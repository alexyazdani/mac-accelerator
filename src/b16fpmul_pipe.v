==> flow/design.v <==
module b16fpmul_pipe (          
    input [15:0] oprA, oprB,
    input clk,
    input rst,
    output reg [15:0] Result
);    
    reg SA, SB, SR;                  
    reg [5:0] ExpZ; 
    reg [4:0] ExpA, ExpB, ExpR;      
    reg [9:0] FracA, FracB, FracR;   
    reg [21:0] FracZ;                
    reg [21:0] FracZ_reg;
    reg [5:0] ExpR_reg;
    reg SRreg; 
    always @(*) begin
        SA = oprA[15];
        SB = oprB[15];
        ExpA = oprA[14:10];
        ExpB = oprB[14:10];
        FracA = oprA[9:0];
        FracB = oprB[9:0]; 
        SR = SA ^ SB;
        FracZ = {1'b1, FracA} * {1'b1, FracB};
        ExpZ = ExpA + ExpB;
        ExpZ = ExpZ - 15;
    end
    always @(posedge clk) begin
        if (rst) begin
            FracZ_reg <= 0;
            ExpR_reg <= 0;
            SRreg <= 0;
        end else begin
            FracZ_reg <= FracZ;
            ExpR_reg <= ExpZ[5:0];
            SRreg <= SR;
        end
    end
    reg [4:0] ExpR_out;
    always @(*) begin
        ExpR_out = FracZ_reg[21] ? ExpR_reg[4:0] + 1 : ExpR_reg[4:0];
        FracR = FracZ_reg[21] ? FracZ_reg[20:11] : FracZ_reg[19:10];
        if (ExpR_reg[5] == 1) begin
            Result = 16'b0;
        end else begin
            Result = {SRreg, ExpR_out[4:0], FracR};
        end
    end
endmodule
Tool chain data of b16fpmul_pipe:

The steps from the RTL of b16fpmul_pipe to its reports follow in flow order.
Line numbers count from 1 in the design file above.
Cell names lack the library's common part.
Not given: -

* design top: b16fpmul_pipe
* clock: clk
* library: sky130hd
* library corner: tt_025C_1v80

Elaborated design:

Counts by Yosys on the flattened word-level netlist (proc, flatten, opt, wreduce; memories kept). Register bits leave out memories and registers merged into their read ports (data or address); mux counts leave out enables and synchronous resets folded into registers. Print and check cells are left out. Cells with the same type and inputs are merged into one.

* bits in registers: 29
* output and inout bits: 16

* add/sub/neg operators: 3
* multiply operators: 1
* multiplexer cells: 3
* bitwise operators: 1

Operators with widths (count)
* 11-bit by 11-bit multiplier with 22-bit output: 1
* 16-bit 2-to-1 mux: 1
* 10-bit 2-to-1 mux: 1
* 5-bit by 5-bit adder with 6-bit output: 1
* 6-bit by 4-bit subtractor with 6-bit output (second input constant): 1
* 5-bit by 1-bit adder with 5-bit output (second input constant): 1
* 5-bit 2-to-1 mux: 1
* 1-bit bitwise XOR: 1

Logic depth:

Depth = most cells in a row (Yosys ltp): at word level without a register or memory, in the mapped netlist without a sequential cell, where the memories' decode and read muxes count.

* depth after elaboration: 3
* ABC_AREA: 0
* depth in mapped cells: 19
* gate-level depth less buffers: 17

Synthesis result:

Yosys stat after the flow's synthesis: flattened, memories mapped to cells. It holds for the ABC_AREA given above (unset counts as 0); a run with the other value may have another netlist.

* cell count: 566
* cell area after synthesis: 4867.2 um^2
* mapped flip-flops: 19
* buffer cells: 22

Cells by type
* fa_1: count 80, area in all 1.6E+03 um^2
* ha_1: count 66, area in all 825.792 um^2
* inv_1: count 127, area in all 476.707 um^2
* dfxtp_1: count 19, area in all 380.365 um^2
* and2_1: count 40, area in all 250.24 um^2
* nand2_1: count 59, area in all 221.462 um^2
* nor2_1: count 42, area in all 157.651 um^2
* mux2i_1: count 12, area in all 120.115 um^2
* mux2_1: count 8, area in all 90.086 um^2
* clkbuf_1: count 20, area in all 75.072 um^2
* a21oi_1: count 14, area in all 70.067 um^2
* a21o_1: count 8, area in all 60.058 um^2
* nor2b_1: count 9, area in all 56.304 um^2
* xor2_1: count 6, area in all 52.55 um^2
* xnor2_1: count 5, area in all 43.792 um^2
* o31ai_4: count 2, area in all 42.541 um^2
* a31oi_1: count 6, area in all 37.536 um^2
* o21a_1: count 5, area in all 37.536 um^2

Other cell types: 22; their cells: 38.

Timing after synthesis:

Path of least setup slack by OpenSTA after synthesis, without wires, with an ideal clock, recovery checks aside; 20% of the period is set as input and as output delay. Where synthesis merged equal registers, the netlist keeps one of their names.

* path type: in2reg
* start: input oprB[4]
* end: register FracZ_reg[19]
* period: 6.49 ns
* external input delay: 1.298 ns
* time at the first pin: 1.298 ns
* arrival: 5.822 ns
* required time: 6.367 ns
* setup slack: 0.544 ns
* path delay: 4.647 ns
* driving pins on the path: 18
* buffers on the path: 1
* synthesis period reached: 5.946 ns

"path delay" = arrival - input delay + setup time.
"driving pins on the path" counts driving pins, that of a launching flip-flop among them; a cell with two outputs on the path counts twice.
"synthesis period reached" is the clock period less the worst setup slack; recovery checks do not enter. This is arithmetic on one report: input and output delays are still those of the set period (20% each).
Between the ends stands the longest chain of elaborated cells between them, by number of cells; it is not shown to be the way that was timed. Of several equally long chains one is given.
Each line given opens the expression or statement behind the cell; cells for indexed reads and writes are added by Yosys, which also makes memories of some case tables.

* cell sequence: clkbuf_1 nand2_1 fa_1 inv_1 fa_1 inv_1 fa_1 inv_1 fa_1 inv_1 fa_1 inv_1 ha_1 a21oi_1 o21a_1 o31ai_4 a311oi_1 mux2_1
* length of the longest elaborated chain: 1
* elaborated cells on any way between the ends: 1
* those cells by class: mul (1)

RTL lines, path post-synthesis
* start: declaration: RTL line 2 `input [15:0] oprA, oprB,`
* 11-bit by 11-bit multiplier with 22-bit output: RTL line 23 `FracZ = {1'b1, FracA} * {1'b1, FracB};`
* end: assignment: RTL line 29 `FracZ_reg <= 0;`
* end: assignment: RTL line 33 `FracZ_reg <= FracZ;`
* end: declaration: RTL line 12 `reg [21:0] FracZ_reg;`

Worst path after layout:

Path of least setup slack in the final report of run 1 (OpenROAD, finished layout, wires in). Where an end is a register, its clock arrival counts in the times.

* path type: in2reg
* start: input oprB[4]
* end: register FracZ_reg[19]
* period: 10.2 ns
* external input delay: 2.04 ns
* time at the first pin: 2.04 ns
* arrival: 7.50 ns
* required time: 10.33 ns
* setup slack: 2.83 ns
* driving pins on the path: 18
* buffers on the path: 1

Between the ends stands the longest chain of elaborated cells between them, by number of cells; it is not shown to be the way that was timed. Of several equally long chains one is given.

* cell sequence: clkdlybuf4s50_1 nand2_1 fa_1 inv_1 fa_1 inv_1 fa_1 inv_1 fa_1 inv_1 fa_1 inv_1 ha_1 a21oi_1 o21a_1 o31ai_4 a311oi_1 mux2_1
* length of the longest elaborated chain: 1
* elaborated cells on any way between the ends: 1
* those cells by class: mul (1)

RTL lines, path post-layout
* start: declaration: RTL line 2 `input [15:0] oprA, oprB,`
* 11-bit by 11-bit multiplier with 22-bit output: RTL line 23 `FracZ = {1'b1, FracA} * {1'b1, FracB};`
* end: assignment: RTL line 29 `FracZ_reg <= 0;`
* end: assignment: RTL line 33 `FracZ_reg <= FracZ;`
* end: declaration: RTL line 12 `reg [21:0] FracZ_reg;`

Measured results for b16fpmul_pipe: 2 stored runs of the Yosys and OpenROAD flow on sky130hd. The settings differ; the order carries no meaning. The constraints put input and output delay at 20% of the set period each and load the outputs with 0.01 pF.
"reached clock period": clock period set for the run, less the worst setup slack. It is reckoned from that one timing run; input and output delays stay at 20% of the period that was set.
"worst path time" means the part of the period allowed to the worst setup path (the constraints hold back 20% at inputs and 20% at outputs) less its slack; where the path has registers, the arrival times of their clocks count too.
"total power after layout" rests on the timing tool's default activity at the inputs, not on a simulated workload.

### Run 1

Settings: `period_ns=10.2`, `CORE_UTILIZATION=18`, `PLACE_DENSITY=0.78`, `GPL_TIMING_DRIVEN=1`, `CTS_CLUSTER_SIZE=26`, `CAP_MARGIN=25`, `MAX_ROUTING_LAYER=met4`, `CORE_MARGIN=2`, `SLEW_MARGIN=20`

- Synthesis area: 4,867.2 um^2
- Die outline area: 28,370.3 um^2
- Standard-cell area after routing: 5,778.0 um^2
- Post-layout utilization: 0.216
- Worst setup slack after layout: 2.832 ns
- Setup TNS: 0.000 ns
- Worst hold slack in the final report: 2.438 ns
- Total power after layout: 0.001383 W
- Reached clock period: 7.368 ns
- Worst path time: 5.33 ns
- Worst setup path type: in2reg

### Run 2

Settings: `period_ns=4.62`, `CAP_MARGIN=20`, `CORE_MARGIN=2`, `CORE_UTILIZATION=40`, `SLEW_MARGIN=20`

- Synthesis area: 4,867.2 um^2
- Die outline area: 13,066.8 um^2
- Standard-cell area after routing: 6,650.1 um^2
- Post-layout utilization: 0.556
- Worst setup slack after layout: -0.394 ns
- Setup TNS: -3.730 ns
- Worst hold slack in the final report: 1.303 ns
- Total power after layout: 0.004622 W
- Reached clock period: 5.014 ns
- Worst path time: 4.09 ns
- Worst setup path type: in2reg
