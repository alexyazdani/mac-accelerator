==> flow/design.v <==
module b16fpadd_pipe (oprA, oprB, clk, reset, pipe_en, Result);         
    input [15:0] oprA, oprB;
    input clk, reset, pipe_en;
    output reg [15:0] Result;
    reg SA, SB, SR;                  
    reg [4:0] ExpA, ExpB, ExpR;      
    reg [9:0] FracA, FracB, FracR;   
    reg [11:0] FracA_ext, FracB_ext;  
    reg [12:0] FracZ;
    reg [4:0] ExpDiff;
    integer i;
    reg [3:0] shift_amt;
    always @(*) begin
        SA = oprA[15];
        SB = oprB[15];
        ExpA = oprA[14:10];
        ExpB = oprB[14:10];
        FracA = oprA[9:0];
        FracB = oprB[9:0];
        FracA_ext = (ExpA == 0) ? {1'b0, FracA, 1'b0} : {1'b1, FracA, 1'b0};   
        FracB_ext = (ExpB == 0) ? {1'b0, FracB, 1'b0} : {1'b1, FracB, 1'b0};   
        if (ExpA > ExpB) begin
            ExpDiff = ExpA - ExpB;
            FracB_ext = FracB_ext >> ExpDiff;
            ExpR = ExpA;
        end else begin
            ExpDiff = ExpB - ExpA;
            FracA_ext = FracA_ext >> ExpDiff;
            ExpR = ExpB;
        end
        if (SA == SB) begin
            FracZ = FracA_ext + FracB_ext;
            SR = SA;
        end else begin
            if (FracA_ext >= FracB_ext) begin
                FracZ = FracA_ext - FracB_ext;
                SR = SA;
            end else begin
                FracZ = FracB_ext - FracA_ext;
                SR = SB;
            end
        end
    end 
    reg [4:0] ExpR_reg;
    reg [12:0] FracZ_reg;
    reg SR_reg;
    always @(posedge clk) begin
        if (reset) begin
            ExpR_reg <= 0;
            FracZ_reg <= 0;
            SR_reg <= 0;
        end else if (pipe_en) begin
            ExpR_reg <= ExpR;
            FracZ_reg <= FracZ;
            SR_reg <= SR;
        end
    end
    reg [4:0] ExpR_norm;
    reg [9:0] FracR_norm;
    reg [12:0] FracZ_norm;
    reg SR_norm;
    always @(*) begin
        if (FracZ_reg == 0) begin
            ExpR_norm = 0;
            FracR_norm = 0;
            SR_norm = 0;
        end else begin
            casex (FracZ_reg)
                13'b1xxxxxxxxxxxx: shift_amt = 0;
                13'b01xxxxxxxxxxx: shift_amt = 1;
                13'b001xxxxxxxxxx: shift_amt = 2;
                13'b0001xxxxxxxxx: shift_amt = 3;
                13'b00001xxxxxxxx: shift_amt = 4;
                13'b000001xxxxxxx: shift_amt = 5;
                13'b0000001xxxxxx: shift_amt = 6;
                13'b00000001xxxxx: shift_amt = 7;
                13'b000000001xxxx: shift_amt = 8;
                13'b0000000001xxx: shift_amt = 9;
                13'b00000000001xx: shift_amt = 10;
                13'b000000000001x: shift_amt = 11;
                13'b0000000000001: shift_amt = 12;
                default: shift_amt = 13;
            endcase
            FracZ_norm = FracZ_reg << shift_amt;
            ExpR_norm = ExpR_reg - shift_amt + 1;
            FracR_norm = FracZ_norm[11:2];
            SR_norm = SR_reg;
        end
        Result = {SR_norm, ExpR_norm, FracR_norm};
    end
endmodule
# Step by step through the tools: b16fpadd_pipe
# Tool output for the design above, in the order of the flow.
# Line numbers count from 1 in the design file above.
# Library cell names are shortened.
design:
  top_module: "b16fpadd_pipe"
  clock: "clk"
  lib: "sky130hd"
  lib_corner: "tt_025C_1v80"

# Elaborated design
# Counts by Yosys on the flattened word-level netlist (proc, flatten, opt, wreduce; memories kept). Register bits leave out memories and registers merged into their read ports (data or address); mux counts leave out enables and synchronous resets folded into registers. Print and check cells are left out. Cells with the same type and inputs are merged into one.
bits:
  regBits: 19
  latchBits: 0
  ramBits: 0
  mem_bits_ro: 0
  clocked_rd_ports_x_width: 0
  n_memories: 0
  inputBits: 35
op_classes:
  addsub: 7
  mul: 0
  div_mod_pow: 0
  n_cmp: 2
  eq_ne: 13
  n_shift: 3
  n_mux: 13
  bitwise: 0
  reduce_logical: 3
ops:
  columns: ["operator", "n"]
  rows:
  - ["case mux 4 bit (select 13 bit)", 1]
  - ["2-to-1 mux 12 bit", 4]
  - ["subtractor 12 x 12 -> 13 bit", 2]
  - ["2-to-1 mux 13 bit", 2]
  - ["right shift 12 x 5 -> 12 bit", 2]
  - ["adder 12 x 12 -> 13 bit", 1]
  - ["equality test 13 x 1 -> 1 bit with constant B", 1]
  - ["<< shifter 13 x 4 -> 12 bit", 1]
  - ["logical NOT 13 bit", 1]
  - ["equality test 12 x 1 -> 1 bit with constant B", 1]
  - [">= comparator 12 bit", 1]
  - ["equality test 11 x 1 -> 1 bit with constant B", 1]
  - ["equality test 10 x 1 -> 1 bit with constant B", 1]
  - ["subtractor 5 bit", 2]
  - ["logical NOT 5 bit", 2]
  - ["2-to-1 mux 10 bit", 1]
  - ["2-to-1 mux 5 bit", 2]
  - ["equality test 9 x 1 -> 1 bit with constant B", 1]
  - ["equality test 8 x 1 -> 1 bit with constant B", 1]
  - ["equality test 7 x 1 -> 1 bit with constant B", 1]
  - ["equality test 6 x 1 -> 1 bit with constant B", 1]
  - ["equality test 5 x 1 -> 1 bit with constant B", 1]
  - ["adder 5 x 2 -> 5 bit with constant B", 1]
  - ["subtractor 5 x 4 -> 5 bit", 1]
  - ["greater-than comparator 5 bit", 1]
  - ["equality test 4 x 1 -> 1 bit with constant B", 1]
  - ["equality test 3 x 1 -> 1 bit with constant B", 1]
  - ["2-to-1 mux 1 bit", 3]
# Other operator kinds: 2; their cells: 2.

# Depth
# Yosys ltp: most cells in a row. Word level: on the elaborated netlist, between registers, memories and ports. Mapped: between sequential cells and ports; inverters and the memories' decode and read muxes count.
logic_depth:
  word_depth: 7
  abc_area: 0
  depth_mapped: 29
  depth_no_buf: 25

# After synthesis
# Source: synth_stat.txt of the flow (Yosys; design flattened, memories mapped). It holds for the ABC_AREA given above (unset counts as 0); a run with the other value may have another netlist.
synth_totals:
  cell_count: 686
  synth_area_um2: 4810.9
  seq_area_um2: 380.4
  flip_flops: 19
  buffers: 39
by_type:
  columns: ["cell", "n"]
  rows:
  - ["ha_1", 50]
  - ["mux2i_1", 44]
  - ["dfxtp_1", 19]
  - ["a21oi_1", 55]
  - ["nand2_1", 72]
  - ["nor2_1", 62]
  - ["inv_1", 57]
  - ["o21ai_0", 41]
  - ["mux4_2", 8]
  - ["fa_1", 6]
  - ["clkbuf_1", 27]
  - ["nand3_1", 20]
  - ["a311oi_1", 11]
  - ["a211oi_1", 12]
  - ["a21o_1", 12]
  - ["o21bai_1", 11]
  - ["nor3_1", 16]
  - ["xnor2_1", 9]
# Not listed: further types 55, cells in them 154.

# Worst setup path after synthesis
# Path of least setup slack by OpenSTA after synthesis, without wires, with an ideal clock, recovery checks aside; 20% of the period is set as input and as output delay. Where synthesis merged equal registers, the netlist keeps one of their names.
synth_path:
  kind: "input to register"
  start: "in oprA[10]"
  end: "reg FracZ_reg[5]"
  tclk_ns: 13.1
  input_delay_ns: 2.620
  setup_ns: 0.117
  t_first_pin_ns: 2.620
  arrival_ns: 8.171
  required_ns: 12.983
  path_slack_ns: 4.811
  path_delay_ns: 5.668
  driving_pins: 24
  period_less_setup_slack_ns: 8.289
# "path_delay_ns" = arrival - input delay + setup time.
# "driving_pins" counts driving pins, that of a launching flip-flop among them; a cell with two outputs on the path counts twice.
# "period_less_setup_slack_ns" is the clock period less the worst setup slack; recovery checks do not enter. This is arithmetic on one report: input and output delays are still those of the set period (20% each).
# The rows between start and end are the longest chain of elaborated cells between them; the timing report does not say that the signal goes this way. Where chains are equally long, one stands for them.
# A line is the first line of the expression or statement that the cell stems from. Yosys adds cells for indexed reads and writes and turns some case tables into memories.
synth_between:
  path_cell_list: "inv_1 -> ha_1 -> buf_4 -> and3_1 -> and3_2 -> a21oi_4 -> buf_1 -> mux4_2 -> mux2i_1 -> mux2i_1 -> a21oi_1 -> nor3_1 -> a21o_1 -> ha_1 -> nor2_1 -> nand3_1 -> o21ai_0 -> o221a_2 -> or3_1 -> or2_2 -> or4b_4 -> a311o_1 -> a21o_1 -> a32o_1"
  elab_chain_cells: 7
  cone_cells: 15
  classes_between: "add/sub (5); compare (2); shift (2); mux (5); reduce/logical (1)"
synth_lines:
  columns: ["item", "line", "rtl"]
  rows:
  - ["start: declaration", 2, "input [15:0] oprA, oprB;"]
  - ["logical NOT 5 bit", 20, "FracA_ext = (ExpA == 0) ? {1'b0, FracA, 1'b0} : {1'b1, FracA, 1'b0};"]
  - ["2-to-1 mux 12 bit", 20, null]
  - ["right shift 12 x 5 -> 12 bit", 28, "FracA_ext = FracA_ext >> ExpDiff;"]
  - ["2-to-1 mux 12 bit", 22, "if (ExpA > ExpB) begin"]
  - ["subtractor 12 x 12 -> 13 bit", 39, "FracZ = FracB_ext - FracA_ext;"]
  - ["2-to-1 mux 13 bit", 35, "if (FracA_ext >= FracB_ext) begin"]
  - ["2-to-1 mux 13 bit", 31, "if (SA == SB) begin"]
  - ["end: assignment", 50, "FracZ_reg <= 0;"]
  - ["end: assignment", 54, "FracZ_reg <= FracZ;"]
  - ["end: declaration", 45, "reg [12:0] FracZ_reg;"]

# Timing after layout
# From the final timing report of run B: the path of least setup slack in the routed layout; clock arrival at registers is part of the times.
layout_path:
  kind: "input to register"
  start: "in oprA[11]"
  end: "reg FracZ_reg[5]"
  tclk_ns: 8.7
  input_delay_ns: 1.74
  setup_ns: 0.11
  t_first_pin_ns: 1.74
  arrival_ns: 8.31
  required_ns: 8.85
  path_slack_ns: 0.54
  driving_pins: 22
# The rows between start and end are the longest chain of elaborated cells between them; the timing report does not say that the signal goes this way. Where chains are equally long, one stands for them.
layout_between:
  path_cell_list: "clkdlybuf4s50_1 -> inv_1 -> ha_1 -> nor2b_4 -> o2111ai_2 -> a21oi_4 -> buf_4 -> o21ai_2 -> nand2_1 -> nand2_1 -> o31ai_1 -> ha_1 -> inv_1 -> a211oi_1 -> o21ai_0 -> o221a_2 -> or3_1 -> or2_2 -> or4b_4 -> a311o_1 -> a21o_1 -> a32o_1"
  elab_chain_cells: 7
  cone_cells: 15
  classes_between: "add/sub (5); compare (2); shift (2); mux (5); reduce/logical (1)"
layout_lines:
  columns: ["item", "line", "rtl"]
  rows:
  - ["start: declaration", 2, "input [15:0] oprA, oprB;"]
  - ["logical NOT 5 bit", 20, "FracA_ext = (ExpA == 0) ? {1'b0, FracA, 1'b0} : {1'b1, FracA, 1'b0};"]
  - ["2-to-1 mux 12 bit", 20, null]
  - ["right shift 12 x 5 -> 12 bit", 28, "FracA_ext = FracA_ext >> ExpDiff;"]
  - ["2-to-1 mux 12 bit", 22, "if (ExpA > ExpB) begin"]
  - ["subtractor 12 x 12 -> 13 bit", 39, "FracZ = FracB_ext - FracA_ext;"]
  - ["2-to-1 mux 13 bit", 35, "if (FracA_ext >= FracB_ext) begin"]
  - ["2-to-1 mux 13 bit", 31, "if (SA == SB) begin"]
  - ["end: assignment", 50, "FracZ_reg <= 0;"]
  - ["end: assignment", 54, "FracZ_reg <= FracZ;"]
  - ["end: declaration", 45, "reg [12:0] FracZ_reg;"]

Subject: b16fpadd_pipe on sky130hd, stored results

Hello all,

Below are 2 stored runs of the flow (Yosys, OpenROAD; platform sky130hd) on b16fpadd_pipe, each with its settings and what was measured, unordered. Constraints: input delay and output delay 20% of the set period each, output load 0.01 pF.
"clock_period_reached_ns" means the clock period less the worst setup slack. The figure is calculated, with input and output delays left at 20% of the set period.
"critical_path_time_ns" is the time allowed to the run's worst setup path (the clock period less input and output delay, where it has them) less its slack. Clock arrival times count: a late capture clock shortens it, a late launch clock lengthens it.
"design_power_uw": no workload was simulated; the value follows from the tool's default switching activity.

--- run A ---
==> flow/run.sh <==
#!/bin/bash
# the make line also repeats the synthesis and layout settings of config.mk as NAME=value (left out here)
make -C /OpenROAD-flow-scripts/flow DESIGN_CONFIG=/design/flow/config.mk WORK_HOME=/design/flow/orfs CLKGATE_MAP_FILE= finish
==> flow/config.mk <==
export PLATFORM = sky130hd
export DESIGN_NAME = b16fpadd_pipe
export DESIGN_NICKNAME = b16fpadd_pipe
export VERILOG_FILES = /design/flow/design.v
export SDC_FILE = /design/flow/constraint.sdc
export NUM_CORES = 4
export LEC_CHECK = 0
export CAP_MARGIN = 20
export CELL_PAD_IN_SITES_GLOBAL_PLACEMENT = 3
export CORE_ASPECT_RATIO = 0.54
export CORE_MARGIN = 2
export CORE_UTILIZATION = 52
export CTS_CLUSTER_SIZE = 98
export GPL_TIMING_DRIVEN = 1
export MAX_ROUTING_LAYER = met5
export PLACE_DENSITY_LB_ADDON = 0.22
export SETUP_SLACK_MARGIN = -0.11
export SLEW_MARGIN = 20
==> flow/constraint.sdc <==
create_clock -name core_clock -period 4.86 [get_ports {clk}]
set_input_delay 0.9720 -clock core_clock [delete_from_list [all_inputs] [get_ports {clk}]]
set_output_delay 0.9720 -clock core_clock [all_outputs]
set_load 0.01 [all_outputs]

==> results, as YAML <==
outcome: "did not finish, placement stopped with FLW-0024"

--- run B ---
==> flow/run.sh <==
#!/bin/bash
# the make line also repeats the synthesis and layout settings of config.mk as NAME=value (left out here)
make -C /OpenROAD-flow-scripts/flow DESIGN_CONFIG=/design/flow/config.mk WORK_HOME=/design/flow/orfs CLKGATE_MAP_FILE= finish
==> flow/config.mk <==
export PLATFORM = sky130hd
export DESIGN_NAME = b16fpadd_pipe
export DESIGN_NICKNAME = b16fpadd_pipe
export VERILOG_FILES = /design/flow/design.v
export SDC_FILE = /design/flow/constraint.sdc
export NUM_CORES = 4
export LEC_CHECK = 0
export CAP_MARGIN = 20
export CORE_MARGIN = 2
export CORE_UTILIZATION = 21
export SLEW_MARGIN = 20
==> flow/constraint.sdc <==
create_clock -name core_clock -period 8.7 [get_ports {clk}]
set_input_delay 1.7400 -clock core_clock [delete_from_list [all_inputs] [get_ports {clk}]]
set_output_delay 1.7400 -clock core_clock [all_outputs]
set_load 0.01 [all_outputs]

==> results, as YAML <==
results:
  yosys.chip_area_um2: 4810.9
  dieArea_um2: 24135.2
  post_route_stdcell_area_um2: 5731.8
  final_util_pct: 25.4
  worstSetupSlack_ns: 0.540
  timing.setup.tns_ns: 0.000
  ws_hold_ns: 0.486
  design_power_uw: 1208
  clock_period_reached_ns: 8.160
  critical_path_time_ns: 6.42
  critical_path_kind: "input to register"

Thanks
